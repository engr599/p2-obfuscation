==> flow/design.v <==
`timescale 1ns/1ps
module part2(
    input clk,
    input rst,
    input [7:0] key,
    output [3:0] led
);
logic [27:0] delay = 28'h0000000;
logic [27:0] next_delay;
logic on;
logic next_on;
assign led = {on, on, on, on};
always_ff @(posedge clk) begin
    if (rst) begin
        delay <= 28'h0000000;
        on <= 1'b0;
    end else begin
        delay <= next_delay;
        on <= next_on;
    end
end
always_comb begin
    next_delay = delay + 1'b1;
    next_on = on;
	if(delay >= 28'h7FFFFFF && delay < 28'hFFFFFFF) begin
		next_on = ~on;
	end else if (delay == 28'hFFFFFFF) begin
        next_on = ~on;
        next_delay = 28'h0000000;
    end
end
endmodule
## From RTL to reports: part2

Tool output for the design above, in the order of the flow.
Lines are those of the file above, counted from 1.
A cell with - has no value.

| inputs | value |
|---|---|
| design top | part2 |
| clock input | clk |
| standard-cell library | sky130hd |
| corner | tt_025C_1v80 |

## Elaborated design

Counts by Yosys on the flattened word-level netlist (proc, flatten, opt, wreduce; memories kept). Register bits leave out memories and registers merged into their read ports (data or address). Print and check cells are left out. Cells with the same type and inputs are merged into one.

| operators by class | value |
|---|---|
| $add $sub $neg | 1 |
| reduce/logical cells | 2 |
| muxes and demuxes | 4 |
| $lt $le $gt $ge | 2 |
| bitwise operators | 1 |
| equal/unequal tests | 1 |

Operators by type and width:

| kind | number |
|---|---|
| two-way mux 28 bit | 2 |
| adder 28 x 1 -> 28 bit (second input constant) | 1 |
| >= comparator 28 x 27 -> 1 bit (second input constant) | 1 |
| < comparator 28 bit (second input constant) | 1 |
| == test 28 bit (second input constant) | 1 |
| nonzero test 2 bit | 1 |
| two-way mux 1 bit | 2 |
| logical AND 1 bit | 1 |
| inverter 1 bit | 1 |

| bit counts | value |
|---|---|
| register bits after elaboration | 29 |
| word-level cells | 13 |
| output and inout bits | 4 |

## Depth

Longest topological path by Yosys (ltp), each cell counted once; first at word level (registers and memories cut), then after technology mapping (sequential cells cut; the memories' decode and read muxes count).

| logic depth | value |
|---|---|
| depth in word-level cells | 3 |
| ABC_AREA | 0 |
| gate-level depth with buffers | 6 |

## Netlist

Yosys stat after the flow's synthesis: flattened, memories mapped to cells. It holds for the ABC_AREA given above (unset counts as 0); a run with the other value may have another netlist.

Cell types:

| type | number |
|---|---|
| sky130_fd_sc_hd__dfxtp_1 | 29 |
| sky130_fd_sc_hd__xnor2_1 | 8 |
| sky130_fd_sc_hd__a21oi_1 | 13 |
| sky130_fd_sc_hd__nor2_1 | 17 |
| sky130_fd_sc_hd__or4_1 | 8 |
| sky130_fd_sc_hd__o31ai_1 | 7 |
| sky130_fd_sc_hd__xor2_1 | 6 |
| sky130_fd_sc_hd__nand3_1 | 10 |
| sky130_fd_sc_hd__nand4_1 | 7 |
| sky130_fd_sc_hd__nand2_1 | 11 |
| sky130_fd_sc_hd__nor4_1 | 6 |
| sky130_fd_sc_hd__buf_4 | 4 |
| sky130_fd_sc_hd__o21ai_0 | 4 |
| sky130_fd_sc_hd__or4b_1 | 2 |
| sky130_fd_sc_hd__and3_1 | 3 |
| sky130_fd_sc_hd__inv_1 | 5 |
| sky130_fd_sc_hd__and4_1 | 2 |
| sky130_fd_sc_hd__o41ai_1 | 2 |

Other cell types: 15; their cells: 21.

| synthesis totals | value |
|---|---|
| chip area (Yosys) | 0.0014076 sq mm |
| sequential part of the area | 0.0005806 sq mm |
| flip-flops | 29 |
| mapped cells | 165 |
| buffers | 10 |

## Timing after synthesis

Source: OpenSTA report_checks on the synthesized netlist (no wires, ideal clock, input and output delay 20% of the period each), path of least setup slack; recovery checks are left aside. Register names are those of the netlist, which keeps one name where synthesis merged equal registers.

| path after synthesis | value |
|---|---|
| kind | reg2reg |
| start | register delay[0] |
| end | register delay[24] |
| data required time | 1.739 ns |
| arrival | 1.883 ns |
| buffers on the path | 1 |
| delay of the path | 1.954 ns |
| slack | -0.144 ns |
| stages on the path | 7 |
| library setup time | 0.071 ns |
| period | 1.81 ns |
| period reached after synthesis | 1.954 ns |

"delay of the path" is the arrival time less input delay plus setup time.
"stages on the path": output pins that drive a net of the path, with the launching flip-flop's if there is one; two outputs of one cell count as two.
"period reached after synthesis" = period - worst setup slack (recovery checks aside). The figure is calculated, with input and output delays left at 20% of the set period.
The rows between start and end are the longest chain of elaborated cells between them; the timing report does not say that the signal goes this way. Where chains are equally long, one stands for them.
Each line given opens the expression or statement behind the cell; cells for indexed reads and writes are added by Yosys, which also makes memories of some case tables.

| on the way, after synthesis | value |
|---|---|
| cell sequence | sky130_fd_sc_hd__dfxtp_1 > sky130_fd_sc_hd__ha_1 > sky130_fd_sc_hd__nand3_1 > sky130_fd_sc_hd__or4_1 > sky130_fd_sc_hd__clkbuf_1 > sky130_fd_sc_hd__or4_1 > sky130_fd_sc_hd__a21oi_1 |
| cells in the longest elaborated chain | 3 |
| elaborated cells between the ends (all ways) | 7 |

Ends and longest elaborated chain, after synthesis:

| element | RTL line | text |
|---|---|---|
| start: declaration | 8 | `logic [27:0] delay = 28'h0000000;` |
| start: assignment | 15 | `delay <= 28'h0000000;` |
| start: assignment | 18 | `delay <= next_delay;` |
| adder 28 x 1 -> 28 bit | 23 | `next_delay = delay + 1'b1;` |
| two-way mux 28 bit | 27 | `end else if (delay == 28'hFFFFFFF) begin` |
| two-way mux 28 bit | 25 | `if(delay >= 28'h7FFFFFF && delay < 28'hFFFFFFF) begin` |
| end: assignment | 15 |  |
| end: assignment | 18 |  |
| end: declaration | 8 |  |

## Timing after layout

Path of least setup slack in the final report of run 1 (OpenROAD, finished layout, wires in). Where an end is a register, its clock arrival counts in the times.

| path post-layout | value |
|---|---|
| kind | reg2reg |
| start | register delay[1] |
| end | register delay[26] |
| data required time | 1.60 ns |
| stages on the path | 6 |
| slack | -0.48 ns |
| arrival | 2.08 ns |
| buffers on the path | 0 |
| period | 1.32 ns |
| library setup time | 0.06 ns |

The rows between start and end are the longest chain of elaborated cells between them; the timing report does not say that the signal goes this way. Where chains are equally long, one stands for them.

| on the way, post-layout | value |
|---|---|
| cell sequence | sky130_fd_sc_hd__dfxtp_2 > sky130_fd_sc_hd__ha_4 > sky130_fd_sc_hd__nand3_4 > sky130_fd_sc_hd__or4_4 > sky130_fd_sc_hd__or4_4 > sky130_fd_sc_hd__a21oi_2 |
| cells in the longest elaborated chain | 3 |
| elaborated cells between the ends (all ways) | 7 |

Ends and longest elaborated chain, post-layout:

| element | RTL line | text |
|---|---|---|
| start: declaration | 8 | `logic [27:0] delay = 28'h0000000;` |
| start: assignment | 15 | `delay <= 28'h0000000;` |
| start: assignment | 18 | `delay <= next_delay;` |
| adder 28 x 1 -> 28 bit | 23 | `next_delay = delay + 1'b1;` |
| two-way mux 28 bit | 27 | `end else if (delay == 28'hFFFFFFF) begin` |
| two-way mux 28 bit | 25 | `if(delay >= 28'h7FFFFFF && delay < 28'hFFFFFFF) begin` |
| end: assignment | 15 |  |
| end: assignment | 18 |  |
| end: declaration | 8 |  |

Wiki page: part2 / flow data

2 stored runs of part2 in the flow (synthesis by Yosys, layout by OpenROAD, sky130hd cells), in arbitrary order. Constraints: input delay and output delay 20% of the set period each, output load 0.01 pF.
"clock period reached": clock period set for the run, less the worst setup slack. It is reckoned from that one timing run; input and output delays stay at 20% of the period that was set.
By "total power after layout" is meant OpenSTA's value without simulated activity: inputs other than the clock are taken to toggle once in ten clock periods, and the tool carries that through the logic.

#### Run 1

| setting | value |
|---|---|
| period_ns | `1.32` |
| CAP_MARGIN | `20` |
| CORE_MARGIN | `2` |
| CORE_UTILIZATION | `40` |
| SLEW_MARGIN | `20` |

| result | value |
|---|---|
| total power after layout | 1,546 uW |
| utilization after layout | 65.4% |
| worst slack on setup checks | -0.483 ns |
| clock period reached | 1.803 ns |
| post-synthesis cell area | 0.0014076 sq mm |
| die size | 0.0040094 sq mm |
| final setup TNS | -11.543 ns |
| standard-cell area after layout | 0.0021996 sq mm |

#### Run 2

| setting | value |
|---|---|
| period_ns | `1.38` |
| CORE_UTILIZATION | `50` |
| PLACE_DENSITY_LB_ADDON | `0.13` |
| CELL_PAD_IN_SITES_DETAIL_PLACEMENT | `1` |
| TNS_END_PERCENT | `60` |
| ABC_AREA | `1` |
| SLEW_MARGIN | `15` |
| MAX_ROUTING_LAYER | `met5` |
| CAP_MARGIN | `20` |
| CORE_MARGIN | `2` |

Incomplete, routing halted on GRT-0232.
